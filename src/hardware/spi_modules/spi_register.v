==> flow/design.v <==
module spi_register (
	input mosi,
	input ss,
	input sck,
	output miso
	);
	reg [7:0] shift_dout = 8'b10000000;
	reg [7:0] shift_din = 8'b0;
	reg [7:0] latch_dout = 8'b0;
	always @(posedge sck) begin
		if(!ss) begin
			shift_din <= {shift_din[6:0], mosi};
			shift_dout <= {shift_dout[0], shift_dout[7:1]};
		end
		else begin
			shift_din <= 8'b0;
			shift_dout <= 8'b10000000;
		end
	end
	wire en = |shift_din;
	wire clr = &shift_din;
	wire trig = shift_dout[7]&!sck;
	always @(posedge trig) begin
		if(en)
			if(clr)
				latch_dout <= 8'b0;
			else
				latch_dout <= shift_din;
	end
	assign miso = |(latch_dout&shift_dout);
endmodule
Step by step through the tools: spi_register
Tool output for the design above, in the order of the flow.
Lines are those of the file above, counted from 1.
Library cell names are shortened.
A cell with -- has no value.
- top module: spi_register
- clock input: sck
- library: sky130hd
- corner: tt_025C_1v80

After elaboration
Source: Yosys, flattened and elaborated, memories not mapped. Widths are those after wreduce; folded enables and synchronous resets count as part of the registers. Registers that Yosys merges into a memory's read port (data or address) are not register bits. Print and check cells do not count. Equal cells are merged and count once.
- memory bits (writable): 0
- clocked read ports x word width: 0
- register bits: 24
- memory bits (read-only) at 0
- latch bits at 0
- noted bits of input ports: 3
- noted elaborated cells: 9
- memories kept: 0
- add/sub/neg operators: 0
- muxes and demuxes: 0
- noted reductions and logical operators: 4
- noted bitwise operators: 2
- shifts and indexed selects at 0
- noted multiply operators: 0
- noted div/mod/pow operators: 0
- equality and inequality tests at 0
- $lt $le $gt $ge at 0
- operators with widths (operator ; count):
    OR reduction 8 bit ; 2
    bitwise AND 8 bit ; 1
    AND reduction 8 bit ; 1
    bitwise AND 1 bit ; 1
    zero test 1 bit ; 1

Depth
Depth = most cells in a row (Yosys ltp): at word level without a register or memory, in the mapped netlist without a sequential cell, where the memories' decode and read muxes count.
- depth in word-level cells: 2
- noted ABC_AREA: 1
- mapped depth at 4
- noted gate-level depth less buffers: 4

Synthesis result
Yosys stat after the flow's synthesis: flattened, memories mapped to cells. It holds for the ABC_AREA given above (unset counts as 0); a run with the other value may have another netlist.
The area totals of this step are shown rounded.
- cells by type (cell type ; count):
    dfxtp_1 ; 16
    edfxtp_1 ; 8
    nand2_1 ; 19
    nor2_1 ; 18
    inv_1 ; 16
    a21oi_1 ; 8
    nor2_4 ; 2
    nor3_1 ; 2
    buf_4 ; 1
    nand2_2 ; 1
    or2_1 ; 1
- sequential part of the area at 560.5 µm²
- flip-flop cells at 24
- cell count at 92
- buffer cells: 1
- cell area after synthesis: 852.1 µm²

--- measured runs ---
Settings and measured results of 2 stored flow runs for module spi_register (sky130hd), not sorted in any way. The constraints put input and output delay at 20% of the set period each and load the outputs with 0.01 pF.
Values from the reports are rounded here.

Run A
Settings were period_ns = 3.25; CORE_UTILIZATION = 70; SETUP_SLACK_MARGIN = -0.01; PLACE_DENSITY_LB_ADDON = 0.15; CORE_ASPECT_RATIO = 0.9; TNS_END_PERCENT = 70; ABC_AREA = 1; CTS_CLUSTER_DIAMETER = 264; CAP_MARGIN = 5; MIN_ROUTING_LAYER = met2; CORE_MARGIN = 2; SLEW_MARGIN = 20
- noted the cell area after synthesis: 852.1 µm²
- noted the die outline area: 1,513 µm²
- area of the standard cells in the finished layout: 965.9 µm²
- noted the setup slack of the worst path: -0.532 ns
- noted the sum of negative setup slack: -0.532 ns

Run B
Settings were period_ns = 2.17; CORE_UTILIZATION = 50; SETUP_SLACK_MARGIN = 0.42; PLACE_DENSITY_LB_ADDON = 0.14; TNS_END_PERCENT = 70; ABC_AREA = 0; CTS_CLUSTER_SIZE = 38; MAX_ROUTING_LAYER = met5; CAP_MARGIN = 20; CORE_MARGIN = 2; SLEW_MARGIN = 20
- noted the cell area after synthesis: 863.3 µm²
- noted the die outline area: 2,075 µm²
- area of the standard cells in the finished layout: 1,055 µm²
- noted the setup slack of the worst path: -0.781 ns
- noted the sum of negative setup slack: -0.781 ns
--- end ---
